==> flow/design.v <==
module test1(
input clk,rst,recount,
output led
);
reg breath_flag;
reg [24:0]	breath_cnt1;
reg [24:0]	breath_cnt2;
parameter	BREATH=4800;
always @ (posedge clk or negedge rst) begin 
		if(!rst) begin
			breath_cnt1<=13'd0;
		end 
		else begin
			if(breath_cnt1 >= BREATH - 1) 
				breath_cnt1 <= 1'b0;
			else 
				breath_cnt1 <= breath_cnt1 + 1'b1; 
		end
	end
	always @ (posedge clk or negedge rst) begin
		if (!rst) begin
			breath_cnt2 <= 13'd0;
			breath_flag <= 1'b0;
		end
		else begin
			if (breath_cnt1 == BREATH - 1) begin
				if (!breath_flag) begin
					if (breath_cnt2 >= BREATH -1)
						breath_flag <= 1'b1;
					else breath_cnt2 <= breath_cnt2 + 1;
				end
				else begin
					if (breath_cnt2 <= 0)
						breath_flag <= 1'b0;
					else breath_cnt2 <= breath_cnt2 - 1;
				end
			end
			else breath_cnt2 <= breath_cnt2;
		end
	end
assign led = (breath_cnt1 < breath_cnt2) ? 1'b0:1'b1;
endmodule
### Reports on test1

What the tools print for test1, step after step.
Lines are those of the file above, counted from 1.
Library cell names are shortened.
The mark -- stands for no value.

| set-up | value |
|---|---|
| design top | test1 |
| clock | clk |
| standard-cell library | sky130hd |
| timing corner | tt_025C_1v80 |

### Word-level counts

Source: Yosys, flattened and elaborated, memories not mapped. Widths are those after wreduce. Registers that Yosys merges into a memory's read port (data or address) are not register bits. Print and check cells do not count. Equal cells are merged and count once.

| bit counts | value |
|---|---|
| elaborated cells | 22 |
| bits of input ports | 3 |
| register bits | 51 |
| output and inout port bits | 1 |

| operators by class | value |
|---|---|
| $lt $le $gt $ge | 4 |
| equal/unequal tests | 3 |
| mux-type cells | 8 |
| reduce/logical cells | 1 |
| add/sub/neg operators | 3 |

Operators by type and width:

| operator | count |
|---|---|
| 2-to-1 mux 25 bit | 4 |
| adder 25 x 1 -> 25 bit with constant B | 2 |
| greater-or-equal comparator 25 x 13 -> 1 bit with constant B | 2 |
| subtractor 25 x 1 -> 25 bit with constant B | 1 |
| <= comparator 25 x 1 -> 1 bit with constant B | 1 |
| == test 25 x 13 -> 1 bit with constant B | 1 |
| less-than comparator 25 bit | 1 |
| inequality test 2 bit with constant B | 2 |
| 2-to-1 mux 1 bit | 4 |
| AND reduction 3 bit | 1 |

### Longest topological paths

Longest topological path by Yosys (ltp), each cell counted once; first at word level (registers and memories cut), then after technology mapping (sequential cells cut; the memories' decode and read muxes count).

| logic depth | value |
|---|---|
| depth after elaboration | 3 |
| ABC_AREA | 0 |
| mapped depth | 9 |

### Netlist

Source: synth_stat.txt of the flow (Yosys; design flattened, memories mapped). It holds for the ABC_AREA given above (unset counts as 0); a run with the other value may have another netlist.

| mapped netlist | value |
|---|---|
| buffers | 7 |
| cells in the netlist | 439 |
| mapped area | 3,794.9 um^2 |
| sequential area | 1,276.2 um^2 |
| mapped flip-flops | 51 |

Cell types:

| cell type | count | area in all (um^2) |
|---|---|---|
| dfrtp_1 | 51 | 1.28E+03 |
| ha_1 | 48 | 600.576 |
| nand2_1 | 50 | 187.68 |
| o21ai_0 | 36 | 180.173 |
| a21oi_1 | 34 | 170.163 |
| xor2_1 | 16 | 140.134 |
| nor2_1 | 36 | 135.13 |
| xnor2_1 | 15 | 131.376 |
| inv_1 | 32 | 120.115 |
| nand3_1 | 16 | 80.077 |
| a21o_1 | 10 | 75.072 |
| nor4_1 | 9 | 56.304 |
| o31ai_1 | 6 | 45.043 |
| and3_1 | 6 | 37.536 |
| nand4_1 | 6 | 37.536 |
| buf_6 | 3 | 33.782 |
| nand2b_1 | 5 | 31.28 |
| nor2b_1 | 5 | 31.28 |

Other cell types: 29; their cells: 55.

### Path before layout

Source: OpenSTA report_checks on the synthesized netlist (no wires, ideal clock, input and output delay 20% of the period each), path of least setup slack; recovery checks are left aside. Register names are those of the netlist, which keeps one name where synthesis merged equal registers.

| path after synthesis | value |
|---|---|
| kind | register -> register |
| from | register breath_flag |
| to | register breath_cnt2[22] |
| slack | 700 ps |
| stages on the path | 10 |
| path delay | 2,740 ps |
| clock period | 3,440 ps |
| buffers on the path | 0 |
| required time | 3,374 ps |
| data arrival time | 2,674 ps |
| synthesis period reached | 2,740 ps |

"path delay" = arrival - input delay + setup time.
"stages on the path": output pins that drive a net of the path, with the launching flip-flop's if there is one; two outputs of one cell count as two.
"synthesis period reached" is the clock period less the worst setup slack; recovery checks do not enter. This is arithmetic on one report: input and output delays are still those of the set period (20% each).
Between the ends stands the longest chain of elaborated cells between them, by number of cells; it is not shown to be the way that was timed. Of several equally long chains one is given.
Each line given opens the expression or statement behind the cell; cells for indexed reads and writes are added by Yosys, which also makes memories of some case tables.
At most two assigning lines are given for a register; there are more.

| between the ends, after synthesis | value |
|---|---|
| cells stage by stage | dfrtp_1 inv_1 fa_1 nor2b_1 o31a_1 o31ai_2 a21oi_1 o211ai_1 a2111oi_0 a221o_1 |
| length of the longest elaborated chain | 2 |
| elaborated cells on any way between the ends | 4 |
| those cells by class | eq/ne: 2; mux: 1; reduce/logical: 1 |

Ends and longest elaborated chain, after synthesis:

| item | RTL line | RTL |
|---|---|---|
| from (decl) | 5 | `reg breath_flag;` |
| from (assign) | 23 | `breath_flag <= 1'b0;` |
| from (assign) | 29 | `breath_flag <= 1'b1;` |
| inequality test 2 bit | -- |  |
| AND reduction 3 bit | -- |  |
| to (assign) | 30 | `else breath_cnt2 <= breath_cnt2 + 1;` |
| to (assign) | 35 | `else breath_cnt2 <= breath_cnt2 - 1;` |
| to (decl) | 7 | `reg [24:0] breath_cnt2;` |

### Worst path after layout

From the final timing report of run A: the path of least setup slack in the routed layout; clock arrival at registers is part of the times.
The report prints the path's times to 10 ps; the period is as set.

| path after layout | value |
|---|---|
| kind | register -> register |
| from | register breath_flag |
| to | register breath_cnt2[23] |
| required time | 2,120 ps |
| stages on the path | 12 |
| clock period | 1,890 ps |
| slack | -740 ps |
| buffers on the path | 3 |
| data arrival time | 2,860 ps |

Between the ends stands the longest chain of elaborated cells between them, by number of cells; it is not shown to be the way that was timed. Of several equally long chains one is given.
At most two assigning lines are given for a register; there are more.

| between the ends, after layout | value |
|---|---|
| cells stage by stage | dfrtp_4 buf_12 buf_4 ha_4 a21oi_4 nand4b_1 buf_4 and3_4 o21ai_4 a211oi_4 xor2_1 o21ai_1 |
| length of the longest elaborated chain | 2 |
| elaborated cells on any way between the ends | 4 |
| those cells by class | eq/ne: 2; mux: 1; reduce/logical: 1 |

Ends and longest elaborated chain, after layout:

| item | RTL line | RTL |
|---|---|---|
| from (decl) | 5 | `reg breath_flag;` |
| from (assign) | 23 | `breath_flag <= 1'b0;` |
| from (assign) | 29 | `breath_flag <= 1'b1;` |
| inequality test 2 bit | -- |  |
| AND reduction 3 bit | -- |  |
| to (assign) | 30 | `else breath_cnt2 <= breath_cnt2 + 1;` |
| to (assign) | 35 | `else breath_cnt2 <= breath_cnt2 - 1;` |
| to (decl) | 7 | `reg [24:0] breath_cnt2;` |

--- measured runs ---
test1 through Yosys and OpenROAD on sky130hd: 2 stored runs, unordered, with their settings and measured results. The constraints put input and output delay at 20% of the set period each and load the outputs with 0.01 pF.
"period achieved": clock period set for the run, less the worst setup slack. It is reckoned from that one timing run; input and output delays stay at 20% of the period that was set.
"time of the worst setup path" means the part of the period allowed to the worst setup path (the constraints hold back 20% at inputs and 20% at outputs) less its slack; where the path has registers, the arrival times of their clocks count too.
"total power after layout" is the tool's figure for a default switching activity; nothing was simulated.
"time of the worst setup path" is given in steps of 10 ps.

#### Run A

| setting | value |
|---|---|
| period_ns | `1.89` |
| CORE_UTILIZATION | `16` |
| PLACE_DENSITY_LB_ADDON | `0.11` |
| HOLD_SLACK_MARGIN | `0.08` |
| CORE_ASPECT_RATIO | `1.41` |
| GPL_TIMING_DRIVEN | `1` |
| CTS_CLUSTER_SIZE | `51` |
| CTS_CLUSTER_DIAMETER | `168` |
| CAP_MARGIN | `15` |
| SLEW_MARGIN | `5` |
| CORE_MARGIN | `2` |

| result | value |
|---|---|
| period achieved | 2,630 ps |
| sum of negative setup slack | -13,408 ps |
| area of the die | 24,984.3 um^2 |
| total power after layout | 2,142 µW |
| Yosys chip area after synthesis | 3,794.9 um^2 |
| worst slack on setup checks | -740 ps |
| time of the worst setup path | 2,630 ps |
| worst path kind | register -> register |
| standard-cell area of the final layout | 6,728.9 um^2 |

#### Run B

| setting | value |
|---|---|
| period_ns | `3.5` |
| CORE_UTILIZATION | `34` |
| PLACE_DENSITY | `0.69` |
| CORE_MARGIN | `9` |
| CELL_PAD_IN_SITES_DETAIL_PLACEMENT | `2` |
| CTS_CLUSTER_SIZE | `60` |
| CAP_MARGIN | `25` |
| MAX_ROUTING_LAYER | `met5` |
| SLEW_MARGIN | `20` |

| result | value |
|---|---|
| time of the worst setup path | 2,760 ps |
| worst path kind | register -> output |
| worst slack on setup checks | 43 ps |
| area of the die | 15,288.1 um^2 |
| period achieved | 3,457 ps |
| standard-cell area of the final layout | 4,132.7 um^2 |
| total power after layout | 1,105 µW |
| Yosys chip area after synthesis | 3,794.9 um^2 |
| sum of negative setup slack | 0 ps |
--- end ---
